==> flow/design.v <==
module shift_add_multiplier #(
  parameter MUL_WIDTH = 4
) (
  input                        clk,
  input                        rst_n,
  input                        start,
  input                        sign,
  input      [  MUL_WIDTH-1:0] data_in1,
  input      [  MUL_WIDTH-1:0] data_in2,
  output     [2*MUL_WIDTH-1:0] data_out,
  output reg                   ready
);
  reg  [  MUL_WIDTH-1:0] multiplicand;
  reg  [2*MUL_WIDTH-1:0] product;
  reg                    running;
  reg  [  MUL_WIDTH-1:0] counter;
  reg                    shift_right;
  wire                   in1_sign_bit;
  wire                   in2_sign_bit;
  wire                   product_sign_bit;
  wire [  MUL_WIDTH-1:0] in1;
  wire [  MUL_WIDTH-1:0] in2;
  wire [  MUL_WIDTH-1:0] sum_result;
  assign in1_sign_bit = data_in1[MUL_WIDTH-1];
  assign in2_sign_bit = data_in2[MUL_WIDTH-1];
  assign product_sign_bit = product[2*MUL_WIDTH-1];
  assign in1 = sign ? in1_sign_bit ? (~data_in1 + 1) : data_in1 : data_in1;
  assign in2 = sign ? in2_sign_bit ? (~data_in2 + 1) : data_in2 : data_in2;
  assign sum_result = multiplicand + product[2*MUL_WIDTH-1:MUL_WIDTH];
  assign data_out     = sign? (in1_sign_bit^in2_sign_bit^product_sign_bit)?(~product[2*MUL_WIDTH-1:0]+1):product[2*MUL_WIDTH-1:0]:product[2*MUL_WIDTH-1:0];
  always @(posedge clk) begin
    if (counter == MUL_WIDTH) begin
      ready   <= 'b1;
      running <= 'b0;
    end else begin
      if (running == 'b1) begin
        if (product[0] == 'b1 && shift_right == 'b0) begin
          product     <= {sum_result, product[MUL_WIDTH-1:0]};
          shift_right <= 'b1;
        end else begin
          shift_right <= 'b0;
          product     <= {1'b0, product[2*MUL_WIDTH-1:1]};
          counter     <= counter + 1;
        end
      end
    end
    if (running == 'b0 && start == 'b1) begin
      multiplicand <= in1;
      product      <= {{MUL_WIDTH{1'b0}}, in2};
      running      <= 'b1;
      ready        <= 'b0;
      counter      <= 'd0;
      shift_right  <= 'b0;
    end
    if (rst_n == 'b0) begin
      multiplicand <= {MUL_WIDTH{1'b0}};
      product      <= {2 * {MUL_WIDTH{1'b0}}};
      ready        <= 'b1;
      running      <= 'b0;
      counter      <= 'd0;
      shift_right  <= 'b0;
    end
  end
endmodule
* Step by step through the tools: shift_add_multiplier
What the tools print for shift_add_multiplier, step after step. Line numbers count from 1 in the design file above. Operators: Yosys type, input widths -> output width; for muxes data width and select width s. Cell names lack the library's common part. The mark - stands for no value.
Inputs: top module shift_add_multiplier, clock input clk, cell library sky130hd, library corner tt_025C_1v80

* Word level
Yosys after proc, flatten, opt, wreduce and memory -nomap, before mapping. Memory bits, and registers merged into a memory's read port (data or address), are not among the register bits. Print and check cells are not counted. Equal cells are merged and count once.
Cells by class: $add $sub $neg 5, equal/unequal tests 3, multiplexer cells 15, bitwise logic cells 10, reduce/logical cells 8
Operators with widths (count):
- $mux 4 | 7
- $mux 8 | 3
- $add 4x1->4 const B | 3
- $not 4->4 | 2
- $add 8x1->8 const B | 1
- $not 8->8 | 1
- $reduce_and 3->1 | 2
- $not 1->1 | 5
- $mux 1 | 5
- $ne 2x1->1 const B | 2
- $reduce_bool 2->1 | 2
- $eq 4x3->1 const B | 1
- $add 4x4->4 | 1
- $xor 1x1->1 | 2
- $logic_and 1x1->1 | 2
- $reduce_and 2->1 | 1
- $reduce_or 2->1 | 1
Word-level totals: register bits 19, input port bits 12, output and inout bits 9, word-level cells 48

* Logic depth
Yosys ltp: most cells in a row. Word level: on the elaborated netlist, between registers, memories and ports. Mapped: between sequential cells and ports; inverters and the memories' decode and read muxes count.
Logic depth: depth in word-level cells 6, ABC_AREA 0, gate-level depth with buffers 7

* After synthesis
Source: synth_stat.txt of the flow (Yosys; design flattened, memories mapped). It holds for the ABC_AREA given above (unset counts as 0); a run with the other value may have another netlist.
Synthesis totals: mapped cells 150, cell area after synthesis 1236.2 µm², sequential area 380.4 µm², mapped flip-flops 19, buffers 6
Cell types:
- dfxtp_1 | count 19, total area 380.365 µm²
- ha_1 | count 8, total area 100.096 µm²
- xor2_1 | count 7, total area 61.309 µm²
- nand2_1 | count 16, total area 60.058 µm²
- mux2i_1 | count 5, total area 50.048 µm²
- inv_1 | count 13, total area 48.797 µm²
- nor2_1 | count 13, total area 48.797 µm²
- a21oi_1 | count 8, total area 40.038 µm²
- xnor2_1 | count 4, total area 35.034 µm²
- o21ai_0 | count 6, total area 30.029 µm²
- nand3_1 | count 5, total area 25.024 µm²
- xor3_1 | count 1, total area 23.773 µm²
- a211oi_1 | count 3, total area 22.522 µm²
- a21boi_0 | count 3, total area 22.522 µm²
- mux2_2 | count 2, total area 22.522 µm²
- o31ai_1 | count 3, total area 22.522 µm²
- fa_1 | count 1, total area 20.019 µm²
- nor3_1 | count 4, total area 20.019 µm²
Not listed: further types 20, cells in them 29.

* Worst setup path after synthesis
Source: OpenSTA report_checks on the synthesized netlist (no wires, ideal clock, input and output delay 20% of the period each), path of least setup slack; recovery checks are left aside. Register names are those of the netlist, which keeps one name where synthesis merged equal registers.
Timing path post-synthesis: path kind register to register, start point reg (no name shown), end point reg (no name shown), clock period 1.83 ns, launch time at the first pin 0.000 ns, arrival time 1.607 ns, data required time 1.755 ns, slack 0.148 ns, delay of the path 1.682 ns, stages on the path 6, synthesis period reached 1.682 ns
"delay of the path" = arrival - input delay + setup time. "stages on the path": output pins that drive a net of the path, with the launching flip-flop's if there is one; two outputs of one cell count as two. "synthesis period reached" = period - worst setup slack (recovery checks aside). The figure is calculated, with input and output delays left at 20% of the set period. The rows between start and end are the longest chain of elaborated cells between them; the timing report does not say that the signal goes this way. Where chains are equally long, one stands for them. A line is the first line of the expression or statement that the cell stems from. Yosys adds cells for indexed reads and writes and turns some case tables into memories.
Between the ends, post-synthesis: cell sequence dfxtp_1 > ha_1 > and3_4 > or3_1 > a211o_1 > a31oi_1, length of the longest elaborated chain 2, elaborated cells between the ends (all ways) 2
Ends and longest elaborated chain, post-synthesis (line):
- from (decl) | 14
- from (assign) | 38
- from (assign) | 42
- $add 4x4->4 | 29
- $mux 8 | 37
- to (assign) | 38
- to (assign) | 42
- to (decl) | 14

* Timing after layout
From the final timing report of stored run 2: the path of least setup slack in the routed layout; clock arrival at registers is part of the times.
Timing path post-layout: path kind register to output, start point reg (no name shown), end point out data_out[6], clock period 1.84 ns, launch time at the first pin 0.31 ns, arrival time 1.55 ns, data required time 1.47 ns, slack -0.08 ns, stages on the path 7
The rows between start and end are the longest chain of elaborated cells between them; the timing report does not say that the signal goes this way. Where chains are equally long, one stands for them.
Between the ends, post-layout: cell sequence dfxtp_2 > buf_4 > inv_2 > ha_4 > a31oi_4 > xor2_1 > buf_2, length of the longest elaborated chain 4, elaborated cells between the ends (all ways) 4
Ends and longest elaborated chain, post-layout:
- from (decl) | line 14
- from (assign) | line 38
- from (assign) | line 42
- $not 8->8 | line 30
- $add 8x1->8 | line 30
- $mux 8 x2 | line 30
- to (decl) | line 10 | output     [2*MUL_WIDTH-1:0] data_out,

Appendix: measured runs

Stored flow runs of shift_add_multiplier (2 of them; Yosys, OpenROAD, sky130hd). They differ in their settings and are not a sequence. Constraints: input delay and output delay 20% of the set period each, output load 0.01 pF.
"achieved period" is the run's clock period less its worst setup slack. It is reckoned from that one timing run; input and output delays stay at 20% of the period that was set.
By "critical path time" is meant the share of the clock period that the worst setup path is allowed (20% is reserved at inputs, 20% at outputs), minus its slack. Clock arrival times at its registers enter into it.
By "power consumption" is meant OpenSTA's value without simulated activity: inputs other than the clock are taken to toggle once in ten clock periods, and the tool carries that through the logic.

[stored run 1] flow files
==> flow/run.sh <==
#!/bin/bash
# the make line also repeats the synthesis and layout settings of config.mk as NAME=value (left out here)
make -C /OpenROAD-flow-scripts/flow DESIGN_CONFIG=/design/flow/config.mk WORK_HOME=/design/flow/orfs CLKGATE_MAP_FILE= finish
==> flow/config.mk <==
export PLATFORM = sky130hd
export DESIGN_NAME = shift_add_multiplier
export DESIGN_NICKNAME = shift_add_multiplier
export VERILOG_FILES = /design/flow/design.v
export SDC_FILE = /design/flow/constraint.sdc
export NUM_CORES = 4
export LEC_CHECK = 0
export CAP_MARGIN = 20
export CELL_PAD_IN_SITES_GLOBAL_PLACEMENT = 3
export CORE_MARGIN = 10
export CORE_UTILIZATION = 40
export CTS_CLUSTER_DIAMETER = 277
export GPL_ROUTABILITY_DRIVEN = 0
export MIN_ROUTING_LAYER = met1
export PLACE_DENSITY_LB_ADDON = 0.19
export SETUP_SLACK_MARGIN = 0.5
export SLEW_MARGIN = 20
==> flow/constraint.sdc <==
create_clock -name core_clock -period 2.12 [get_ports {clk}]
set_input_delay 0.4240 -clock core_clock [delete_from_list [all_inputs] [get_ports {clk}]]
set_output_delay 0.4240 -clock core_clock [all_outputs]
set_load 0.01 [all_outputs]

[stored run 1] result: no results, placement failed with FLW-0024

[stored run 2] flow files
==> flow/run.sh <==
#!/bin/bash
# the make line also repeats the synthesis and layout settings of config.mk as NAME=value (left out here)
make -C /OpenROAD-flow-scripts/flow DESIGN_CONFIG=/design/flow/config.mk WORK_HOME=/design/flow/orfs CLKGATE_MAP_FILE= finish
==> flow/config.mk <==
export PLATFORM = sky130hd
export DESIGN_NAME = shift_add_multiplier
export DESIGN_NICKNAME = shift_add_multiplier
export VERILOG_FILES = /design/flow/design.v
export SDC_FILE = /design/flow/constraint.sdc
export NUM_CORES = 4
export LEC_CHECK = 0
export CAP_MARGIN = 20
export CORE_MARGIN = 2
export CORE_UTILIZATION = 40
export SETUP_SLACK_MARGIN = 0.48
export SLEW_MARGIN = 20
==> flow/constraint.sdc <==
create_clock -name core_clock -period 1.84 [get_ports {clk}]
set_input_delay 0.3680 -clock core_clock [delete_from_list [all_inputs] [get_ports {clk}]]
set_output_delay 0.3680 -clock core_clock [all_outputs]
set_load 0.01 [all_outputs]

[stored run 2] result: standard-cell area of the final layout 1903.1 µm²; power consumption 1130 uW; critical path time 1.55 ns; class of the worst setup path register to output; total die area 3551.0 µm²; lowest setup slack -0.080 ns; lowest hold slack 0.465 ns; post-route utilization 63.4%; achieved period 1.920 ns; summed negative setup slack -0.337 ns; Yosys chip area after synthesis 1236.2 µm²
